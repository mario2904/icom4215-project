==> flow/design.v <==
module register_file (output [31:0] OutA, OutB, input [31:0] IntA, input [3:0] SA, SB, Dec, input Clk, Ld);
    wire [31:0] Q0, Q1, Q2, Q3, Q4, Q5, Q6, Q7, Q8, Q9, Q10, Q11, Q12, Q13, Q14, Q15;
    wire [15:0] E;
    decoder_4to16 decoder (E, Dec, Ld);
    dflipflop R0 (Q0, IntA, Clk, E[0]);
    dflipflop R1 (Q1, IntA, Clk, E[1]);
    dflipflop R2 (Q2, IntA, Clk, E[2]);
    dflipflop R3 (Q3, IntA, Clk, E[3]);
    dflipflop R4 (Q4, IntA, Clk, E[4]);
    dflipflop R5 (Q5, IntA, Clk, E[5]);
    dflipflop R6 (Q6, IntA, Clk, E[6]);
    dflipflop R7 (Q7, IntA, Clk, E[7]);
    dflipflop R8 (Q8, IntA, Clk, E[8]);
    dflipflop R9 (Q9, IntA, Clk, E[9]);
    dflipflop R10 (Q10, IntA, Clk, E[10]);
    dflipflop R11 (Q11, IntA, Clk, E[11]);
    dflipflop R12 (Q12, IntA, Clk, E[12]);
    dflipflop R13 (Q13, IntA, Clk, E[13]);
    dflipflop R14 (Q14, IntA, Clk, E[14]);
    dflipflop R15 (Q15, IntA, Clk, E[15]);
    mux_16x1_32 muxA (OutA, Q0, Q1, Q2, Q3, Q4, Q5, Q6, Q7, Q8, Q9, Q10, Q11, Q12, Q13, Q14, Q15, SA);
    mux_16x1_32 muxB (OutB, Q0, Q1, Q2, Q3, Q4, Q5, Q6, Q7, Q8, Q9, Q10, Q11, Q12, Q13, Q14, Q15, SB);
endmodule
module decoder_4to16 (output reg [15:0]E, input [3:0]D, input L);
    always @(D, L)
        if(!L) E <= 16'b0000000000000000;
        else
            case(D)
                4'b0000: E <= 16'b0000000000000001;
                4'b0001: E <= 16'b0000000000000010;
                4'b0010: E <= 16'b0000000000000100;
                4'b0011: E <= 16'b0000000000001000;
                4'b0100: E <= 16'b0000000000010000;
                4'b0101: E <= 16'b0000000000100000;
                4'b0110: E <= 16'b0000000001000000;
                4'b0111: E <= 16'b0000000010000000;
                4'b1000: E <= 16'b0000000100000000;
                4'b1001: E <= 16'b0000001000000000;
                4'b1010: E <= 16'b0000010000000000;
                4'b1011: E <= 16'b0000100000000000;
                4'b1100: E <= 16'b0001000000000000;
                4'b1101: E <= 16'b0010000000000000;
                4'b1110: E <= 16'b0100000000000000;
                4'b1111: E <= 16'b1000000000000000;
            endcase
endmodule
module dflipflop(output reg [31:0] Q, input [31:0] D, input clk, ld);
    always @(posedge clk)
        if(ld)
            Q <= D;
endmodule
module mux_16x1_32(Y, I0, I1, I2, I3, I4, I5, I6, I7, I8, I9, I10, I11, I12, I13, I14, I15, S);
    output reg [31:0] Y;
    input [31:0] I0, I1, I2, I3, I4, I5, I6, I7, I8, I9, I10, I11, I12, I13, I14, I15;
    input [3:0] S;
    always @(S, I0, I1, I2, I3, I4, I5, I6, I7, I8, I9, I10, I11, I12, I13, I14, I15)
    case (S)
        4'b0000: Y <= I0;
        4'b0001: Y <= I1;
        4'b0010: Y <= I2;
        4'b0011: Y <= I3;
        4'b0100: Y <= I4;
        4'b0101: Y <= I5;
        4'b0110: Y <= I6;
        4'b0111: Y <= I7;
        4'b1000: Y <= I8;
        4'b1001: Y <= I9;
        4'b1010: Y <= I10;
        4'b1011: Y <= I11;
        4'b1100: Y <= I12;
        4'b1101: Y <= I13;
        4'b1110: Y <= I14;
        4'b1111: Y <= I15;
    endcase
endmodule
---- Step by step through the tools: register_file ----
Tool output for the design above, in the order of the flow.
Lines are those of the file above, counted from 1.
Library cell names are shortened.
A cell with n/a has no value.
set-up
  top module .............................. register_file
  clock port .............................. Clk
  library ................................. sky130hd
  corner .................................. tt_025C_1v80

---- Elaborated design ----
Yosys after proc, flatten, opt, wreduce and memory -nomap, before mapping. Enables and synchronous resets that opt folds into registers are not counted as muxes. Memory bits, and registers merged into a memory's read port (data or address), are not among the register bits. Print and check cells are not counted. Equal cells are merged and count once.
Yosys's memory passes give these memory sizes; they may raise the number of words (mostly to a power of two), join words into wider ones and drop unused or constant bits.
cells by class
  shifts and indexed selects .............. 0
  divide/modulo/power cells ............... 0
  reductions and logical operators ........ 2
  equality and inequality tests ........... 30
  magnitude comparators ................... 0
  multipliers ............................. 0
  bitwise logic cells ..................... 0
  $add $sub $neg .......................... 0
  multiplexer cells ....................... 3
operators by type and width
  operator                                                        number
  32-bit parallel mux with 16-bit select                          2
  4-bit equality test with constant B                             16
  4-bit by 3-bit equality test with 1-bit output with constant B  8
  4-bit by 2-bit equality test with 1-bit output with constant B  4
  16-bit 2-to-1 mux                                               1
  4-bit by 1-bit equality test with 1-bit output with constant B  2
  4-bit logical NOT                                               2
bit counts
  bits in latches ......................... 0
  bits in read-only memories .............. 256
  register bits after elaboration ......... 512
  input bits .............................. 46
  memories kept ........................... 1
  clocked read ports x word width ......... 0
  memory bits (writable) .................. 0
memories
  memory            words  width  read ports  wr ports  RTL line  source
  (name not given)  16     16     1           0         28        case(D)

---- Logic depth ----
Longest topological path by Yosys (ltp), each cell counted once; first at word level (registers and memories cut), then after technology mapping (sequential cells cut; the memories' decode and read muxes count).
logic depth
  word-level depth ........................ 2
  ABC_AREA ................................ 0
  depth in mapped cells ................... 8
  depth with buffers taken out ............ 5

---- Mapped cells and area ----
The flow's flattened synthesis, as Yosys stat reports it; memories are mapped. The netlist is that of the ABC_AREA named above (0 if unset); the other value can give another one.
synthesis totals
  sequential area ......................... 0.0153747 mm^2
  cell count .............................. 1745
  buffers ................................. 147
  synthesis area .......................... 0.0236602 mm^2
  flip-flops .............................. 512
cell types
  type       number
  edfxtp_1   512
  a22oi_1    188
  mux2i_1    114
  a221oi_1   59
  a22o_1     54
  o21ai_0    84
  buf_2      83
  nor2_1     107
  nand2_1    78
  mux2_2     25
  o22ai_1    39
  a21oi_1    47
  o22a_1     26
  nand2b_1   32
  a31oi_1    31
  o2111ai_1  22
  clkbuf_1   42
  nor2b_1    21
Not listed: further types 41, cells in them 181.
The figures by module come from a second, unflattened synthesis with its own total; it is not the netlist above.
unflattened totals
  cell total of the unflattened synthesis .. 1749
  area total of the unflattened synthesis .. 0.0236852 mm^2
Each row is one instance without its submodules.
modules
  module         cells  instances  seq. area (mm^2)  area (mm^2)
  dflipflop      32     16         0.0009609         0.0009609
  mux_16x1_32    607    2          0                 0.0040952
  decoder_4to16  23     1          0                 0.0001201
  register_file  0      1          0                 0

---- Path before layout ----
Source: OpenSTA report_checks on the synthesized netlist (no wires, ideal clock, input and output delay 20% of the period each), path of least setup slack; recovery checks are left aside. Register names are those of the netlist, which keeps one name where synthesis merged equal registers.
timing after synthesis
  kind .................................... input -> register
  start point ............................. input port Dec[0]
  end point ............................... register R0.Q[0]
  path buffers ............................ 0
  slack ................................... 723 ps
  arrival time ............................ 3695 ps
  required time ........................... 4419 ps
  clock period ............................ 4880 ps
  driving pins on the path ................ 2
  input delay ............................. 976 ps
  time at the first pin ................... 976 ps
  path delay .............................. 3180 ps
  synthesis period reached ................ 4157 ps
"path delay" = arrival - input delay + setup time.
"driving pins on the path" counts driving pins, that of a launching flip-flop among them; a cell with two outputs on the path counts twice.
"synthesis period reached" is the clock period less the worst setup slack; recovery checks do not enter. This is arithmetic on one report: input and output delays are still those of the set period (20% each).
Between the ends stands the longest chain of elaborated cells between them, by number of cells; it is not shown to be the way that was timed. Of several equally long chains one is given.
Each line given opens the expression or statement behind the cell; cells for indexed reads and writes are added by Yosys, which also makes memories of some case tables.
The chain passes a memory read, where the word-level depth is cut; so it can be longer than that depth.
on the way, after synthesis
  cell sequence ........................... or3b_2 nor3_1
  length of the longest elaborated chain .. 2
ends and longest elaborated chain, after synthesis
  item                RTL line  source
  from (decl)         1         module register_file (output [31:0] OutA, OutB, input [31:0] IntA, input [3:0] SA, SB, Dec, input Clk, Ld);
  memory 16 x 16 bit  28        case(D)
  16-bit 2-to-1 mux   26        if(!L) E <= 16'b0000000000000000;
  to (assign)         50        Q <= D;
  to (decl)           47        module dflipflop(output reg [31:0] Q, input [31:0] D, input clk, ld);

---- Worst path after layout ----
Path of least setup slack in the final report of flow run 1 (OpenROAD, finished layout, wires in). Where an end is a register, its clock arrival counts in the times.
The path's times are printed in steps of 10 ps; the period is the one set.
timing after layout
  kind .................................... input -> output
  start point ............................. input port SA[3]
  end point ............................... output port OutA[17]
  arrival time ............................ 2390 ps
  path buffers ............................ 6
  required time ........................... 2140 ps
  driving pins on the path ................ 11
  clock period ............................ 2670 ps
  time at the first pin ................... 530 ps
  input delay ............................. 530 ps
  slack ................................... -250 ps
Between the ends stands the longest chain of elaborated cells between them, by number of cells; it is not shown to be the way that was timed. Of several equally long chains one is given.
on the way, after layout
  cell sequence ........................... buf_6 buf_4 nand2_4 nor3_4 buf_4 buf_12 buf_4 a22oi_2 o2111ai_2 o22a_1 clkdlybuf4s15_1
  length of the longest elaborated chain .. 2
ends and longest elaborated chain, after layout
  item                                    RTL line  source
  from (decl)                             1         module register_file (output [31:0] OutA, OutB, input [31:0] IntA, input [3:0] SA, SB, Dec, input Clk, Ld);
  4-bit equality test                     57        case (S)
  32-bit parallel mux with 16-bit select  57
  to (decl)                               1

Hand-over note for register_file

Settings and measured results of 2 stored flow runs for module register_file (sky130hd), not sorted in any way. The constraints put input and output delay at 20% of the set period each and load the outputs with 0.01 pF.
By "achieved clock period" is meant the clock period of the run minus its worst setup slack. This is arithmetic on one report: input and output delays are still those of the set period (20% each).
"allowed time less slack (worst setup path)" = time allowed to the worst setup path (clock period - input delay - output delay, where it has them) - its slack; a late launch clock adds to it, a late capture clock takes from it.
"total power of the final layout": no workload was simulated; the value follows from the tool's default switching activity.
"allowed time less slack (worst setup path)" is given in steps of 10 ps.

======== flow run 1 ========
==> flow/run.sh <==
#!/bin/bash
# the make line also repeats the synthesis and layout settings of config.mk as NAME=value (left out here)
make -C /OpenROAD-flow-scripts/flow DESIGN_CONFIG=/design/flow/config.mk WORK_HOME=/design/flow/orfs CLKGATE_MAP_FILE= finish
==> flow/config.mk <==
export PLATFORM = sky130hd
export DESIGN_NAME = register_file
export DESIGN_NICKNAME = register_file
export VERILOG_FILES = /design/flow/design.v
export SDC_FILE = /design/flow/constraint.sdc
export NUM_CORES = 4
export LEC_CHECK = 0
export CAP_MARGIN = 20
export CELL_PAD_IN_SITES_GLOBAL_PLACEMENT = 3
export CORE_MARGIN = 3
export CORE_UTILIZATION = 31
export CTS_CLUSTER_DIAMETER = 238
export MAX_ROUTING_LAYER = met4
export PLACE_DENSITY_LB_ADDON = 0.09
export SETUP_SLACK_MARGIN = -0.23
export SLEW_MARGIN = 20
==> flow/constraint.sdc <==
create_clock -name core_clock -period 2.67 [get_ports {Clk}]
set_input_delay 0.5340 -clock core_clock [delete_from_list [all_inputs] [get_ports {Clk}]]
set_output_delay 0.5340 -clock core_clock [all_outputs]
set_load 0.01 [all_outputs]

-------- measured, flow run 1 --------
  die area ................................ 0.0796735 mm^2
  worst-case hold slack ................... 795 ps
  utilization after routing ............... 0.421
  total negative slack .................... -7489 ps
  standard-cell area after layout ......... 0.0316316 mm^2
  worst setup slack after layout .......... -255 ps
  allowed time less slack (worst setup path) .. 1860 ps
  worst setup path kind ................... input -> output
  total power of the final layout ......... 19.812 mW
  achieved clock period ................... 2925 ps
  synthesized cell area ................... 0.0236602 mm^2

======== flow run 2 ========
==> flow/run.sh <==
#!/bin/bash
# the make line also repeats the synthesis and layout settings of config.mk as NAME=value (left out here)
make -C /OpenROAD-flow-scripts/flow DESIGN_CONFIG=/design/flow/config.mk WORK_HOME=/design/flow/orfs CLKGATE_MAP_FILE= finish
==> flow/config.mk <==
export PLATFORM = sky130hd
export DESIGN_NAME = register_file
export DESIGN_NICKNAME = register_file
export VERILOG_FILES = /design/flow/design.v
export SDC_FILE = /design/flow/constraint.sdc
export NUM_CORES = 4
export LEC_CHECK = 0
export CAP_MARGIN = 20
export CORE_MARGIN = 2
export CORE_UTILIZATION = 35
export SLEW_MARGIN = 20
==> flow/constraint.sdc <==
create_clock -name core_clock -period 4.15 [get_ports {Clk}]
set_input_delay 0.8300 -clock core_clock [delete_from_list [all_inputs] [get_ports {Clk}]]
set_output_delay 0.8300 -clock core_clock [all_outputs]
set_load 0.01 [all_outputs]

-------- measured, flow run 2 --------
  total power of the final layout ......... 11.964 mW
  total negative slack .................... 0 ps
  worst setup slack after layout .......... 12 ps
  allowed time less slack (worst setup path) .. 2480 ps
  worst setup path kind ................... input -> output
  utilization after routing ............... 0.428
  synthesized cell area ................... 0.0236602 mm^2
  standard-cell area after layout ......... 0.0286925 mm^2
  achieved clock period ................... 4138 ps
  die area ................................ 0.069696 mm^2
  worst-case hold slack ................... 1123 ps

End of note.
